==> flow/design.v <==
module TrafficLightController (
    input clk,
    input reset,
    input [11:0] IR_sensors,   
    input [3:0] sound_sensors,  
    output reg [23:0] traffic_lights  
);
    typedef enum reg [1:0] {FOUR_STAGE = 2'b00, TWO_STAGE = 2'b01, EMERGENCY = 2'b10} Mode;
    Mode mode;
    reg [3:0] counter;           
    reg [7:0] active_lights;     
    localparam RED    = 3'b100;
    localparam YELLOW = 3'b010;
    localparam GREEN  = 3'b001;
    always @(posedge clk or posedge reset) begin
        if (reset) begin
            counter <= 4'b0000;
            mode <= FOUR_STAGE;
            active_lights <= 8'b00000000;
            traffic_lights <= {8{RED}};  
        end else begin
            if (|sound_sensors) begin
                mode <= EMERGENCY;
            end else if (IR_sensors > 12'b111100000000) begin
                mode <= FOUR_STAGE;
            end else begin
                mode <= TWO_STAGE;
            end
            case (mode)
                FOUR_STAGE: begin
                    case (counter)
                        4'd0: active_lights <= 8'b00000001;  
                        4'd1: active_lights <= 8'b00000010;  
                        4'd2: active_lights <= 8'b00000100;  
                        4'd3: active_lights <= 8'b00010000;  
                    endcase
                    counter <= (counter + 1) % 4;
                end
                TWO_STAGE: begin
                    case (counter)
                        4'd0: active_lights <= 8'b10100000;  
                        4'd1: active_lights <= 8'b00001001;  
                        4'd2: active_lights <= 8'b01010000;  
                        4'd3: active_lights <= 8'b00000110;  
                    endcase
                    counter <= (counter + 1) % 4;
                end
                EMERGENCY: begin
                    casez (sound_sensors)
                        4'b1???: active_lights <= 8'b00000001;  
                        4'b01??: active_lights <= 8'b00000010;  
                        4'b001?: active_lights <= 8'b00000100;  
                        4'b0001: active_lights <= 8'b00010000;  
                    endcase
                end
            endcase
            traffic_lights <= {8{RED}};  
            for (int i = 0; i < 8; i = i + 1) begin
                if (active_lights[i]) begin
                    if (counter == 3)  
                        traffic_lights[i * 3 +: 3] <= YELLOW;
                    else
                        traffic_lights[i * 3 +: 3] <= GREEN;
                end
            end
        end
    end
endmodule
; ---- Tool chain data of TrafficLightController
; The steps from the RTL of TrafficLightController to its reports follow in flow order.
; Lines are those of the file above, counted from 1.
; Library cell names are shortened.
; Not given: --
[design]
design = TrafficLightController
clk_port = clk
cell_library = sky130hd
corner = tt_025C_1v80

; ---- Elaborated design
; Counts by Yosys on the flattened word-level netlist (proc, flatten, opt, wreduce; memories kept). Register bits leave out memories and registers merged into their read ports (data or address). Print and check cells are left out. Cells with the same type and inputs are merged into one.
[bits]
reg_bits = 36
latchBits = 0
ramBits = 0
romBits = 0
clocked_rd_ports_x_width = 0
memories = 0
out_inout_bits = 24
elab_cells = 38
[op_classes]
addsub = 1
n_mul = 0
div_mod_pow = 0
cmp = 1
eq_ne = 11
n_shift = 0
mux = 15
bitwise = 0
reduce_and_logical = 6
[op_table]
columns = cell, count
row1 = parallel mux 8 bit (select 4 bit), 3
row2 = parallel mux 8 bit (select 3 bit), 1
row3 = 2-to-1 mux 3 bit, 8
row4 = inequality test 5 bit with constant B, 3
row5 = > comparator 12 bit with constant B, 1
row6 = == test 2 x 1 -> 1 bit with constant B, 3
row7 = == test 2 bit with constant B, 3
row8 = == test 4 x 1 -> 1 bit with constant B, 1
row9 = zero test 4 bit, 1
row10 = AND reduction 4 bit, 1
row11 = OR reduction 4 bit, 1
row12 = 2-to-1 mux 2 bit, 2
row13 = == test 3 x 1 -> 1 bit with constant B, 1
row14 = nonzero test 3 bit, 1
row15 = adder 2 x 1 -> 2 bit with constant B, 1
row16 = zero test 2 bit, 1
row17 = OR reduction 2 bit, 1
row18 = 2-to-1 mux 1 bit, 1

; ---- Longest topological paths
; Depth = most cells in a row (Yosys ltp): at word level without a register or memory, in the mapped netlist without a sequential cell, where the memories' decode and read muxes count.
[depth]
word_depth = 3
abc_area = 0
depth_mapped = 5
ltp_nobuf = 5

; ---- Netlist
; Source: synth_stat.txt of the flow (Yosys; design flattened, memories mapped). It holds for the ABC_AREA given above (unset counts as 0); a run with the other value may have another netlist.
[types]
columns = type, count, area_total_um2
row1 = dfrtp_1, 25, 625.6
row2 = dfstp_2, 8, 210.202
row3 = ha_1, 6, 75.072
row4 = and2_1, 8, 50.048
row5 = mux2i_1, 5, 50.048
row6 = inv_1, 11, 41.29
row7 = nor2_1, 10, 37.536
row8 = mux2_4, 2, 30.029
row9 = o41ai_4, 1, 27.526
row10 = buf_4, 3, 22.522
row11 = nand2_1, 6, 22.522
row12 = nor4_1, 3, 18.768
row13 = a21oi_1, 3, 15.014
row14 = mux2_2, 1, 11.261
row15 = and4b_1, 1, 10.01
row16 = nor3_1, 2, 10.01
row17 = o21ai_0, 2, 10.01
row18 = a32oi_1, 1, 8.758
; Not listed: further types 7, cells in them 7.
[mapped]
cell_count = 105
mapped_area_um2 = 1322.5
seq_area_um2 = 835.8
flip_flops = 33

; ---- Worst setup path after synthesis
; OpenSTA on the mapped netlist: ideal clock, no wires. The path of least setup slack (recovery checks aside). Input and output delay are each 20% of the period. Register names are those of the netlist, which keeps one name where synthesis merged equal registers.
[synth_timing]
kind = register -> register
start = reg counter[0]
end = reg active_lights[2]
clock_period_ps = 3150
setup_ps = 125
launch_ps = 0
arrival_ps = 1782
required_time_ps = 3025
setup_slack_ps = 1243
path_delay_ps = 1907
driving_pins = 5
path_buffers = 0
period_less_setup_slack_ps = 1907
; "path_delay_ps" = arrival - input delay + setup time.
; "driving_pins" counts driving pins, that of a launching flip-flop among them; a cell with two outputs on the path counts twice.
; "period_less_setup_slack_ps" = period - worst setup slack (recovery checks aside). The figure is calculated, with input and output delays left at 20% of the set period.
; The rows between start and end are the longest chain of elaborated cells between them; the timing report does not say that the signal goes this way. Where chains are equally long, one stands for them.
; Each line given opens the expression or statement behind the cell; cells for indexed reads and writes are added by Yosys, which also makes memories of some case tables.
; At most two assigning lines are given for a register; there are more.
[synth_between]
path_cell_list = dfrtp_1 inv_1 ha_1 o41ai_4 mux2_4
elab_chain_cells = 3
cone_cells = 10
cone_classes = eq/ne: 5; mux: 3; reduce/logical: 2
[synth_lines]
columns = item, line_no
row1 = start: assignment, 37  ; counter <= (counter + 1) % 4;
row2 = start: assignment, 46  ; counter <= (counter + 1) % 4;
row3 = == test 2 bit, 40  ; case (counter)
row4 = parallel mux 8 bit (select 4 bit), 40
row5 = parallel mux 8 bit (select 3 bit), 29  ; case (mode)
row6 = end: assignment, 32  ; 4'd0: active_lights <= 8'b00000001;
row7 = end: assignment, 33  ; 4'd1: active_lights <= 8'b00000010;
row8 = end: declaration, 11  ; reg [7:0] active_lights;

; ---- Path in the finished layout
; Path of least setup slack in the final report of run 1 (OpenROAD, finished layout, wires in). Where an end is a register, its clock arrival counts in the times.
; The path's times are printed in steps of 10 ps; the period is the one set.
[layout_timing]
kind = register -> register
start = reg counter[0]
end = reg active_lights[6]
clock_period_ps = 1660
setup_ps = 100
launch_ps = 330
arrival_ps = 1810
required_time_ps = 1890
setup_slack_ps = 80
driving_pins = 6
path_buffers = 1
; The rows between start and end are the longest chain of elaborated cells between them; the timing report does not say that the signal goes this way. Where chains are equally long, one stands for them.
; At most two assigning lines are given for a register; there are more.
[layout_between]
path_cell_list = dfrtp_2 inv_2 ha_4 o41ai_4 buf_6 mux2_4
elab_chain_cells = 3
cone_cells = 10
cone_classes = eq/ne: 5; mux: 3; reduce/logical: 2
[layout_lines]
columns = item, line_no
row1 = start: assignment, 37  ; counter <= (counter + 1) % 4;
row2 = start: assignment, 46  ; counter <= (counter + 1) % 4;
row3 = == test 2 bit, 40  ; case (counter)
row4 = parallel mux 8 bit (select 4 bit), 40
row5 = parallel mux 8 bit (select 3 bit), 29  ; case (mode)
row6 = end: assignment, 32  ; 4'd0: active_lights <= 8'b00000001;
row7 = end: assignment, 33  ; 4'd1: active_lights <= 8'b00000010;
row8 = end: declaration, 11  ; reg [7:0] active_lights;

; Measured data: module TrafficLightController, platform sky130hd, 2 stored runs of the flow under differing settings, order arbitrary. Input and output delays are each 20% of the period that was set; the output load is 0.01 pF.
; "achieved_period_ps": clock period set for the run, less the worst setup slack. It is reckoned from that one timing run; input and output delays stay at 20% of the period that was set.
; "worst_path_time_ps" means the part of the period allowed to the worst setup path (the constraints hold back 20% at inputs and 20% at outputs) less its slack; where the path has registers, the arrival times of their clocks count too.
; "final_power_mw" rests on the timing tool's default activity at the inputs, not on a simulated workload.
; "worst_path_time_ps" is given in steps of 10 ps.

[run 1: settings]
period_ns = 1.66
CORE_UTILIZATION = 45
SETUP_SLACK_MARGIN = 0.14
PLACE_DENSITY = 0.41
CORE_ASPECT_RATIO = 1.23
CORE_MARGIN = 7
ABC_AREA = 0
GPL_TIMING_DRIVEN = 0
CTS_CLUSTER_SIZE = 19
CTS_CLUSTER_DIAMETER = 139
SLEW_MARGIN = 0
MIN_ROUTING_LAYER = met1
MAX_ROUTING_LAYER = met5
CAP_MARGIN = 20
[run 1: results]
ys_area_um2 = 1322.5
dieArea_um2 = 4661.0
layout_stdcell_area_um2 = 2070.7
fin_util_frac = 0.751
timing.setup.ws_ps = 84
final_setup_tns_ps = 0
final_power_mw = 2.464
achieved_period_ps = 1576
worst_path_time_ps = 1580
worst_path_kind = register -> register

[run 2: settings]
period_ns = 1.62
CAP_MARGIN = 20
CORE_MARGIN = 2
CORE_UTILIZATION = 40
SLEW_MARGIN = 20
[run 2: results]
ys_area_um2 = 1322.5
dieArea_um2 = 3782.2
layout_stdcell_area_um2 = 1991.9
fin_util_frac = 0.642
timing.setup.ws_ps = -6
final_setup_tns_ps = -10
final_power_mw = 2.152
achieved_period_ps = 1626
worst_path_time_ps = 1630
worst_path_kind = register -> register
